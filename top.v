==> flow/design.v <==
`timescale 1ns / 1ps
module top(
    input clk,
    input start,
    input [7:0] txin,
    output reg tx, 
    input rx,
    output [7:0] rxout,
    output rxdone, 
    output txdone
);
parameter clk_value = 100_000;
parameter baud = 9600;
parameter wait_count = clk_value / baud;
reg bitDone = 0;
integer count = 0;
parameter idle = 0, send = 1, check = 2;
reg [1:0] state = idle;
always@(posedge clk) begin
    if(state == idle) begin 
        count <= 0;
    end else begin
        if(count == wait_count) begin
            bitDone <= 1'b1;
            count   <= 0;  
        end else begin
            count   <= count + 1;
            bitDone <= 1'b0;  
        end    
    end
end
reg [9:0] txData;   
integer bitIndex = 0;
reg [9:0] shifttx = 0;
always@(posedge clk) begin
    case(state)
        idle: begin
            tx       <= 1'b1;
            txData   <= 0;
            bitIndex <= 0;
            shifttx  <= 0;
            if(start == 1'b1) begin
                txData <= {1'b1, txin, 1'b0};  
                state  <= send;
            end else begin
                state <= idle;
            end
        end
        send: begin
            tx      <= txData[bitIndex];
            state   <= check;
            shifttx <= {txData[bitIndex], shifttx[9:1]};
        end
        check: begin
            if(bitIndex <= 9) begin
                if(bitDone == 1'b1) begin
                    state <= send;
                    bitIndex <= bitIndex + 1;
                end
            end else begin
                state <= idle;
                bitIndex <= 0;
            end
        end
        default: state <= idle;
    endcase
end
assign txdone = (bitIndex == 9 && bitDone == 1'b1) ? 1'b1 : 1'b0;
integer rcount = 0;
integer rindex = 0;
parameter ridle = 0, rwait = 1, recv = 2;
reg [1:0] rstate = ridle;
reg [9:0] rxdata = 0;
always@(posedge clk) begin
    case(rstate)
        ridle: begin
            rxdata <= 0;
            rindex <= 0;
            rcount <= 0;
            if(rx == 1'b0) begin
                rstate <= rwait;
            end else begin
                rstate <= ridle;
            end
        end
        rwait: begin
            if(rcount < wait_count / 2) begin
                rcount <= rcount + 1;
                rstate <= rwait;
            end else begin
                rcount <= 0;
                rstate <= recv;
                rxdata <= {rxdata[8:0], rx};  
            end
        end
        recv: begin
            if(rindex <= 9) begin
                if(bitDone == 1'b1) begin
                    rindex <= rindex + 1;
                    rstate <= rwait;
                end
            end else begin
                rstate <= ridle;
                rindex <= 0;
            end
        end
        default: rstate <= ridle;
    endcase
end
assign rxout = rxdata[8:1];  
assign rxdone = (rindex == 9 && bitDone == 1'b1) ? 1'b1 : 1'b0;
endmodule
# Reports on top
# The steps from the RTL of top to its reports follow in flow order.
# Line numbers count from 1 in the design file above.
design:
  design: "top"
  clock: "clk"
  lib: "sky130hd"
  corner: "tt_025C_1v80"

# Word-level counts
# Source: Yosys, flattened and elaborated, memories not mapped. Widths are those after wreduce. Registers that Yosys merges into a memory's read port (data or address) are not register bits. Print and check cells do not count. Equal cells are merged and count once.
word_totals:
  reg_bits: 153
  output_inout_bits: 11
  word_cells: 64
op_classes:
  addsub: 4
  compare: 3
  equal: 10
  shift: 1
  n_mux: 23
  reduce_logical: 12
op_table:
  columns: ["cell", "n"]
  rows:
  - ["case mux 32 bit (select 2 bit)", 3]
  - ["2-to-1 mux 32 bit", 5]
  - ["adder 32 x 2 -> 32 bit with constant B", 4]
  - ["equality test 32 x 5 -> 1 bit with constant B", 3]
  - ["<= comparator 32 x 5 -> 1 bit with constant B", 2]
  - ["variable part select 10 x 32 -> 1 bit", 1]
  - ["< comparator 32 x 4 -> 1 bit with constant B", 1]
  - ["case mux 9 bit (select 2 bit)", 1]
  - ["case mux 2 bit (select 3 bit)", 2]
  - ["2-to-1 mux 10 bit", 1]
  - ["2-to-1 mux 9 bit", 1]
  - ["nonzero test 2 bit", 4]
  - ["2-to-1 mux 2 bit", 4]
  - ["AND reduction 2 bit", 3]
  - ["inequality test 3 bit with constant B", 2]
  - ["2-to-1 mux 1 bit", 5]
  - ["equality test 2 x 1 -> 1 bit with constant B", 2]
  - ["equality test 2 bit with constant B", 2]
  - ["zero test 2 bit", 2]
  - ["logical AND 1 bit", 2]
  - ["inequality test 2 bit with constant B", 1]
  - ["OR reduction 2 bit", 1]
  - ["case mux 1 bit (select 2 bit)", 1]

# Longest topological paths
# Longest topological path by Yosys (ltp), each cell counted once; first at word level (registers and memories cut), then after technology mapping (sequential cells cut; the memories' decode and read muxes count).
depth:
  word_depth: 4
  abc_area: 0
  ltp_mapped: 9
  mapped_depth_nobuf: 7

# After synthesis
# Source: synth_stat.txt of the flow (Yosys; design flattened, memories mapped). It holds for the ABC_AREA given above (unset counts as 0); a run with the other value may have another netlist.
# The area totals of this step are shown rounded.
mapped:
  mapped_cells: 767
  synth_area_um2: 7980
  ff_cells: 152
  n_buf: 37
types:
  columns: ["type", "n", "type_area_um2"]
  rows:
  - ["sky130_fd_sc_hd__edfxtp_1", 120, 3.6E+03]
  - ["sky130_fd_sc_hd__xor2_1", 79, 691.914]
  - ["sky130_fd_sc_hd__dfxtp_1", 32, 640.614]
  - ["sky130_fd_sc_hd__nor2_1", 145, 544.272]
  - ["sky130_fd_sc_hd__xnor2_1", 39, 341.578]
  - ["sky130_fd_sc_hd__nand4_1", 44, 275.264]
  - ["sky130_fd_sc_hd__nand3_1", 51, 255.245]
  - ["sky130_fd_sc_hd__nor4_1", 33, 206.448]
  - ["sky130_fd_sc_hd__and2_1", 23, 143.888]
  - ["sky130_fd_sc_hd__and3_1", 22, 137.632]
  - ["sky130_fd_sc_hd__nand2_1", 36, 135.13]
  - ["sky130_fd_sc_hd__ha_1", 10, 125.12]
  - ["sky130_fd_sc_hd__and4_1", 13, 113.859]
  - ["sky130_fd_sc_hd__clkbuf_1", 20, 75.072]
  - ["sky130_fd_sc_hd__inv_1", 20, 75.072]
  - ["sky130_fd_sc_hd__nor3_1", 14, 70.067]
  - ["sky130_fd_sc_hd__buf_4", 8, 60.058]
  - ["sky130_fd_sc_hd__nand4b_1", 3, 26.275]
# Not listed: further types 33, cells in them 55.

# Worst setup path after synthesis
# Path of least setup slack by OpenSTA after synthesis, without wires, with an ideal clock, recovery checks aside; 20% of the period is set as input and as output delay. Where synthesis merged equal registers, the netlist keeps one of their names.
synth_path:
  path_kind: "register to register"
  from: "reg bitIndex[1]"
  to: "reg bitIndex[0]"
  tclk_ns: 3.89
  t_first_pin_ns: 0.000
  arrival_time_ns: 2.834
  slack_ns: 0.616
  path_delay_ns: 3.275
  stages: 8
  path_buffers: 1
  period_less_setup_slack_ns: 3.274
# "path_delay_ns" = arrival - input delay + setup time.
# "stages" counts driving pins, that of a launching flip-flop among them; a cell with two outputs on the path counts twice.
# "period_less_setup_slack_ns" = period - worst setup slack (recovery checks aside). The figure is calculated, with input and output delays left at 20% of the set period.
# The rows between start and end are the longest chain of elaborated cells between them; the timing report does not say that the signal goes this way. Where chains are equally long, one stands for them.
# A line is the first line of the expression or statement that the cell stems from. Yosys adds cells for indexed reads and writes and turns some case tables into memories.
# At most two assigning lines are given for a register; there are more.
# The path ends at the enable pin of a flip-flop; only ways to that pin are counted.
synth_via:
  path_cell_list: "sky130_fd_sc_hd__edfxtp_1 -> sky130_fd_sc_hd__clkbuf_1 -> sky130_fd_sc_hd__inv_1 -> sky130_fd_sc_hd__ha_1 -> sky130_fd_sc_hd__nor2_1 -> sky130_fd_sc_hd__o21a_1 -> sky130_fd_sc_hd__o31ai_1 -> sky130_fd_sc_hd__a31oi_1"
  elab_chain_len: 3
  cells_between: 3
  cone_lines: 1
  classes_between: "compare: 1; eq/ne: 1; reduce/logical: 1"
synth_rtl:
  columns: ["element", "line", "text"]
  rows:
  - ["from (decl)", 33, "integer bitIndex = 0;"]
  - ["from (assign)", 40, "bitIndex <= 0;"]
  - ["from (assign)", 58, "bitIndex <= bitIndex + 1;"]
  - ["<= comparator 32 x 5 -> 1 bit", 55, "if(bitIndex <= 9) begin"]
  - ["inequality test 3 bit", null, null]
  - ["AND reduction 2 bit", null, null]
  - ["to (assign)", 58, null]
  - ["to (assign)", 62, "bitIndex <= 0;"]
  - ["to (decl)", 33, null]

# Path in the finished layout
# From the final timing report of flow run 1: the path of least setup slack in the routed layout; clock arrival at registers is part of the times.
layout_path:
  path_kind: "register to output"
  from: "reg bitIndex[21]"
  to: "out txdone"
  tclk_ns: 2.43
  out_delay_ns: 0.49
  t_first_pin_ns: 0.43
  arrival_time_ns: 1.85
  slack_ns: 0.09
  stages: 6
  path_buffers: 2
# The rows between start and end are the longest chain of elaborated cells between them; the timing report does not say that the signal goes this way. Where chains are equally long, one stands for them.
# At most two assigning lines are given for a register; there are more.
layout_via:
  path_cell_list: "sky130_fd_sc_hd__edfxtp_1 -> sky130_fd_sc_hd__nor4_4 -> sky130_fd_sc_hd__nand3_2 -> sky130_fd_sc_hd__nor3_2 -> sky130_fd_sc_hd__buf_4 -> sky130_fd_sc_hd__buf_2"
  elab_chain_len: 3
  cells_between: 3
  cone_lines: 1
  classes_between: "eq/ne: 1; mux: 1; reduce/logical: 1"
layout_rtl:
  columns: ["element", "line", "text"]
  rows:
  - ["from (decl)", 33, "integer bitIndex = 0;"]
  - ["from (assign)", 40, "bitIndex <= 0;"]
  - ["from (assign)", 58, "bitIndex <= bitIndex + 1;"]
  - ["equality test 32 x 5 -> 1 bit", 68, "assign txdone = (bitIndex == 9 && bitDone == 1'b1) ? 1'b1 : 1'b0;"]
  - ["logical AND 1 bit", 68, null]
  - ["2-to-1 mux 1 bit", 68, null]
  - ["to (decl)", 10, "output txdone"]

# Record of 2 stored runs of the RTL-to-layout flow on top, platform sky130hd. The runs are unordered. Constraints: input delay and output delay 20% of the set period each, output load 0.01 pF.
# "critical_path_time_ns": the worst setup path's part of the clock period (all of it between registers, 20% less for each end at a port) less its slack. A launch clock that arrives late makes it longer, a capture clock that arrives late makes it shorter.
# "design_power_mw" is the tool's figure for a default switching activity; nothing was simulated.
# The results are shown rounded.
runs:
  - name: "flow run 1"
    settings:
      period_ns: 2.43
      CORE_UTILIZATION: 34
      PLACE_DENSITY_LB_ADDON: 0.2
      HOLD_SLACK_MARGIN: 0.2
      CORE_ASPECT_RATIO: 1.95
      CTS_CLUSTER_SIZE: 98
      CAP_MARGIN: 5
      MIN_ROUTING_LAYER: "met1"
      CORE_MARGIN: 2
      SLEW_MARGIN: 20
    results:
      design_power_mw: 10.8
      final_die_area_um2: 24800
      layout_utilization_pct: 42.2
      cell_area_final_um2: 9760
      critical_path_time_ns: 1.85
      critical_path_kind: "register to output"
      fin_hold_ws_ns: 0.503
      setupTns_ns: 0.000
      yosys_chip_area_um2: 7980
      setup_worst_slack_ns: 0.091
  - name: "flow run 2"
    settings:
      period_ns: 2.91
      CORE_UTILIZATION: 35
      CORE_ASPECT_RATIO: 1.82
      CELL_PAD_IN_SITES_GLOBAL_PLACEMENT: 3
      CELL_PAD_IN_SITES_DETAIL_PLACEMENT: 0
      TNS_END_PERCENT: 45
      ABC_AREA: 1
      GPL_TIMING_DRIVEN: 1
      GPL_ROUTABILITY_DRIVEN: 1
      CAP_MARGIN: 40
      SLEW_MARGIN: 40
      CORE_MARGIN: 2
    results:
      design_power_mw: 8.87
      final_die_area_um2: 28800
      layout_utilization_pct: 39.9
      cell_area_final_um2: 10700
      critical_path_time_ns: 1.86
      critical_path_kind: "register to output"
      fin_hold_ws_ns: 0.465
      setupTns_ns: 0.000
      yosys_chip_area_um2: 9590
      setup_worst_slack_ns: 0.463
